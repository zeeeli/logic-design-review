==> flow/design.v <==
module mem_fsm #(
    parameter WIDTH = 4,
    parameter DEPTH = 32
) (
    input  logic clk,
    input  logic rst,
    input  logic wr_req,   
    input  logic re_req,   
    output logic we,       
    output logic cs,       
    output logic oe        
);
  localparam IDLE = 2'b00;
  localparam WRITE = 2'b01;
  localparam READ = 2'b10;
  logic [1:0] state, next_state;
  always_ff @(posedge clk or posedge rst) begin : state_transition
    if (rst) begin
      state <= IDLE;
    end else begin
      state <= next_state;
    end
  end
  always_comb begin : state_logic
    case (state)
      IDLE: begin
        if (wr_req) next_state = WRITE;
        else if (re_req) next_state = READ;
        else next_state = IDLE;
      end
      WRITE: next_state = IDLE;
      READ: next_state = IDLE;
      default: next_state = IDLE;
    endcase
  end
  always_comb begin : output_logic
    cs = 0;
    we = 0;
    oe = 0;
    case (state)
      WRITE: begin
        cs = 1;
        we = 1;
      end
      READ: begin
        cs = 1;
        oe = 1;
      end
      default: ;
    endcase
  end
endmodule
module ram #(
  parameter WIDTH = 4,
  parameter DEPTH = 32
)(
    input  logic                     clk,     
    input  logic                     we,      
    input  logic                     cs,      
    input  logic                     oe,      
    input  logic [$clog2(DEPTH)-1:0] addr,    
    input  logic [      WIDTH-1:0]   din,     
    output logic [      WIDTH-1:0]   dout     
);
  logic [WIDTH-1:0] mem[0:DEPTH-1];
  always_ff @(posedge clk) begin : write
    if (cs && we)
      mem[addr] <= din;
  end
  always_ff @(posedge clk) begin : read
    if (cs && oe && !we)
      dout <= mem[addr];
  end
endmodule
module sram_top #(
    parameter WIDTH = 4,
    parameter DEPTH = 32
) (
    input  logic                     clk,       
    input  logic                     rst,       
    input  logic                     wr_req,    
    input  logic                     re_req,    
    input  logic [$clog2(DEPTH)-1:0] addr_in,   
    input  logic [        WIDTH-1:0] din_in,    
    output logic [        WIDTH-1:0] dout_out   
);
  logic cs, we, oe;
  logic [WIDTH-1:0] ram_dout;
  mem_fsm #(
      .WIDTH(WIDTH),
      .DEPTH(DEPTH)
  ) fsm (
      .clk   (clk),
      .rst   (rst),
      .wr_req(wr_req),
      .re_req(re_req),
      .we    (we),
      .cs    (cs),
      .oe    (oe)
  );
  ram #(
      .WIDTH(WIDTH),
      .DEPTH(DEPTH)
  ) ram_i (
      .clk (clk),
      .we  (we),
      .cs  (cs),
      .oe  (oe),
      .addr(addr_in),
      .din (din_in),
      .dout(ram_dout)
  );
  assign dout_out = ram_dout;
endmodule
Tool chain data of sram_top
Tool output for the design above, in the order of the flow.
Line numbers count from 1 in the design file above.
Library cell names are shortened.
A cell with -- has no value.
- top: sram_top
- clock input: clk
- library: sky130hd
- library corner: tt_025C_1v80

Word-level counts
Yosys after proc, flatten, opt, wreduce and memory -nomap, before mapping. Enables and synchronous resets that opt folds into registers are not counted as muxes. Memory bits, and registers merged into a memory's read port (data or address), are not among the register bits. Print and check cells are not counted. Equal cells are merged and count once.
Memory sizes are those after Yosys's memory passes, which may raise the word count (mostly to a power of two), join words into wider ones and drop unused or constant bits.
- mux-type cells: 9
- reductions and logical operators: 6
- noted equality and inequality tests: 2
- operators with widths (cell ; number):
    2-to-1 mux 2 bit ; 3
    2-to-1 mux 5 bit ; 1
    2-to-1 mux 4 bit ; 1
    2-to-1 mux 1 bit ; 4
    logical AND 1 bit ; 3
    == test 2 x 1 -> 1 bit with constant B ; 1
    == test 2 bit with constant B ; 1
    logical NOT 2 bit ; 1
    OR reduction 2 bit ; 1
    logical NOT 1 bit ; 1
- elaborated cells at 19
- input port bits: 13
- output and inout port bits: 4
- noted RAM bits: 128
- noted flip-flop bits (word level): 2
- memories at 1
- clocked read ports x word width: 4
- memories (memory ; depth ; bits a word ; rd ports ; wr ports ; RTL line ; text):
    ram_i.mem ; 32 ; 4 ; 1 ; 1 ; 65 ; logic [WIDTH-1:0] mem[0:DEPTH-1];

Logic depth
Depth = most cells in a row (Yosys ltp): at word level without a register or memory, in the mapped netlist without a sequential cell, where the memories' decode and read muxes count.
- noted depth after elaboration: 5
- ABC_AREA at 0
- depth in mapped cells at 7
- depth with buffers taken out: 4

Mapped cells and area
Yosys stat after the flow's synthesis: flattened, memories mapped to cells. It holds for the ABC_AREA given above (unset counts as 0); a run with the other value may have another netlist.
The area totals of this step are shown rounded.
- cell types (type ; number ; total area (um^2)):
    edfxtp_1 ; 132 ; 3.96E+03
    mux2i_1 ; 64 ; 640.614
    o22ai_1 ; 32 ; 200.192
    nor2_1 ; 30 ; 112.608
    buf_6 ; 6 ; 67.565
    or4b_4 ; 4 ; 55.053
    dfrtp_1 ; 2 ; 50.048
    nor4_1 ; 8 ; 50.048
    nand4b_1 ; 4 ; 35.034
    nand4bb_1 ; 3 ; 33.782
    or4bb_1 ; 3 ; 33.782
    buf_2 ; 6 ; 30.029
    nand3b_1 ; 4 ; 30.029
    dfstp_2 ; 1 ; 26.275
    nand2_1 ; 6 ; 22.522
    nor3_1 ; 4 ; 20.019
    or3b_1 ; 2 ; 17.517
    buf_4 ; 2 ; 15.014
Other cell types: 12; their cells: 14.
- buffer cells: 17
- sequential part of the area: 4000 um^2
- chip area (Yosys): 5500 um^2
- cells in the netlist: 327
- flip-flops: 135
By module: a second synthesis without flattening, with its own total; a netlist apart from the flattened one above.
- noted cell total of the unflattened synthesis: 329
- noted area (unflattened synthesis): 5500 um^2
Rows give one instance, submodules left out.
- modules (module ; seq. area (um^2) ; cells ; area (um^2) ; instances):
    ram ; 4000 ; 321 ; 5400 ; 1
    mem_fsm ; 76 ; 8 ; 110 ; 1
    sram_top ; 0.0 ; 0 ; 0.0 ; 1

Worst setup path after synthesis
Source: OpenSTA report_checks on the synthesized netlist (no wires, ideal clock, input and output delay 20% of the period each), path of least setup slack; recovery checks are left aside. Register names are those of the netlist, which keeps one name where synthesis merged equal registers.
- path type: input-to-reg
- from: input addr_in[0]
- to: memory ram_i.mem[24][0]
- noted external input delay: 0.468 ns
- noted buffers on the path: 2
- delay of the path at 1.477 ns
- data required time at 1.979 ns
- stages: 4
- period at 2.34 ns
- library setup time: 0.361 ns
- arrival time: 1.584 ns
- time at the first pin: 0.468 ns
- path slack at 0.394 ns
- synthesis period reached at 1.946 ns
"delay of the path" = arrival - input delay + setup time.
"stages": output pins that drive a net of the path, with the launching flip-flop's if there is one; two outputs of one cell count as two.
"synthesis period reached" = period - worst setup slack (recovery checks aside). The figure is calculated, with input and output delays left at 20% of the set period.
The rows between start and end are the longest chain of elaborated cells between them; the timing report does not say that the signal goes this way. Where chains are equally long, one stands for them.
Each line given opens the expression or statement behind the cell; cells for indexed reads and writes are added by Yosys, which also makes memories of some case tables.
- cell sequence: buf_2 -> or3b_2 -> clkbuf_1 -> nor3_1
- noted length of the longest elaborated chain: 1
- elaborated cells on any way between the ends: 1
- source lines of those cells: 1
- those cells by class: mux: 1
- RTL lines, path post-synthesis (element ; RTL line ; text):
    start: declaration ; 83 ; input  logic [$clog2(DEPTH)-1:0] addr_in,
    2-to-1 mux 5 bit ; 67 ; if (cs && we)
    end: declaration ; 65 ; logic [WIDTH-1:0] mem[0:DEPTH-1];

Timing after layout
From the final timing report of run 1: the path of least setup slack in the routed layout; clock arrival at registers is part of the times.
- path type: input-to-reg
- from: input addr_in[2]
- to: memory ram_i.mem[9][0]
- noted buffers on the path: 2
- time at the first pin: 0.70 ns
- stages: 4
- noted external input delay: 0.70 ns
- path slack at 1.03 ns
- period at 3.51 ns
- data required time at 3.58 ns
- library setup time: 0.33 ns
- arrival time: 2.56 ns
The rows between start and end are the longest chain of elaborated cells between them; the timing report does not say that the signal goes this way. Where chains are equally long, one stands for them.
- cell sequence: clkdlybuf4s50_1 -> buf_4 -> or3b_1 -> nor2_1
- noted length of the longest elaborated chain: 1
- elaborated cells on any way between the ends: 1
- source lines of those cells: 1
- those cells by class: mux: 1
- RTL lines, path post-layout (element ; RTL line ; text):
    start: declaration ; 83 ; input  logic [$clog2(DEPTH)-1:0] addr_in,
    2-to-1 mux 5 bit ; 67 ; if (cs && we)
    end: declaration ; 65 ; logic [WIDTH-1:0] mem[0:DEPTH-1];

Measured data: module sram_top, platform sky130hd, 2 stored runs of the flow under differing settings, order arbitrary. Input and output delays are each 20% of the period that was set; the output load is 0.01 pF.
"reached clock period" means the clock period less the worst setup slack. The figure is calculated, with input and output delays left at 20% of the set period.
"worst path time" is the time allowed to the run's worst setup path (the clock period less input and output delay, where it has them) less its slack. Clock arrival times count: a late capture clock shortens it, a late launch clock lengthens it.
"total power of the final layout": no workload was simulated; the value follows from the tool's default switching activity.
Measured values are rounded.

Run 1

==> flow/run.sh <==
#!/bin/bash
# the make line also repeats the synthesis and layout settings of config.mk as NAME=value (left out here)
make -C /OpenROAD-flow-scripts/flow DESIGN_CONFIG=/design/flow/config.mk WORK_HOME=/design/flow/orfs CLKGATE_MAP_FILE= finish
==> flow/config.mk <==
export PLATFORM = sky130hd
export DESIGN_NAME = sram_top
export DESIGN_NICKNAME = sram_top
export VERILOG_FILES = /design/flow/design.v
export SDC_FILE = /design/flow/constraint.sdc
export NUM_CORES = 4
export LEC_CHECK = 0
export CAP_MARGIN = 20
export CELL_PAD_IN_SITES_GLOBAL_PLACEMENT = 3
export CORE_ASPECT_RATIO = 0.93
export CORE_MARGIN = 2
export CORE_UTILIZATION = 34
export MAX_ROUTING_LAYER = met4
export SLEW_MARGIN = 20
export TNS_END_PERCENT = 25
==> flow/constraint.sdc <==
create_clock -name core_clock -period 3.51 [get_ports {clk}]
set_input_delay 0.7020 -clock core_clock [delete_from_list [all_inputs] [get_ports {clk}]]
set_output_delay 0.7020 -clock core_clock [all_outputs]
set_load 0.01 [all_outputs]

Measured in run 1:
- cell area after synthesis: 5500 um^2
- area inside the die boundary at 17000 um^2
- standard-cell area of the final layout at 6500 um^2
- noted the post-layout utilization: 0.41
- setup slack of the worst path at 1.0 ns
- sum of negative setup slack: 0.000 ns
- total power of the final layout: 3600 uW
- reached clock period: 2.485 ns
- worst path time: 1.78 ns
- worst path kind: input-to-reg

Run 2

==> flow/run.sh <==
#!/bin/bash
# the make line also repeats the synthesis and layout settings of config.mk as NAME=value (left out here)
make -C /OpenROAD-flow-scripts/flow DESIGN_CONFIG=/design/flow/config.mk WORK_HOME=/design/flow/orfs CLKGATE_MAP_FILE= finish
==> flow/config.mk <==
export PLATFORM = sky130hd
export DESIGN_NAME = sram_top
export DESIGN_NICKNAME = sram_top
export VERILOG_FILES = /design/flow/design.v
export SDC_FILE = /design/flow/constraint.sdc
export NUM_CORES = 4
export LEC_CHECK = 0
export ABC_AREA = 0
export CAP_MARGIN = 0
export CELL_PAD_IN_SITES_DETAIL_PLACEMENT = 1
export CORE_ASPECT_RATIO = 1.3
export CORE_MARGIN = 2
export CORE_UTILIZATION = 57
export GPL_ROUTABILITY_DRIVEN = 1
export MAX_ROUTING_LAYER = met5
export MIN_ROUTING_LAYER = met1
export PLACE_DENSITY_LB_ADDON = 0.16
export SLEW_MARGIN = 25
==> flow/constraint.sdc <==
create_clock -name core_clock -period 2.85 [get_ports {clk}]
set_input_delay 0.5700 -clock core_clock [delete_from_list [all_inputs] [get_ports {clk}]]
set_output_delay 0.5700 -clock core_clock [all_outputs]
set_load 0.01 [all_outputs]

Measured in run 2:
- cell area after synthesis: 5500 um^2
- area inside the die boundary at 10000 um^2
- standard-cell area of the final layout at 6500 um^2
- noted the post-layout utilization: 0.69
- setup slack of the worst path at 0.15 ns
- sum of negative setup slack: 0.000 ns
- total power of the final layout: 4700 uW
- reached clock period: 2.704 ns
- worst path time: 2.13 ns
- worst path kind: input-to-reg
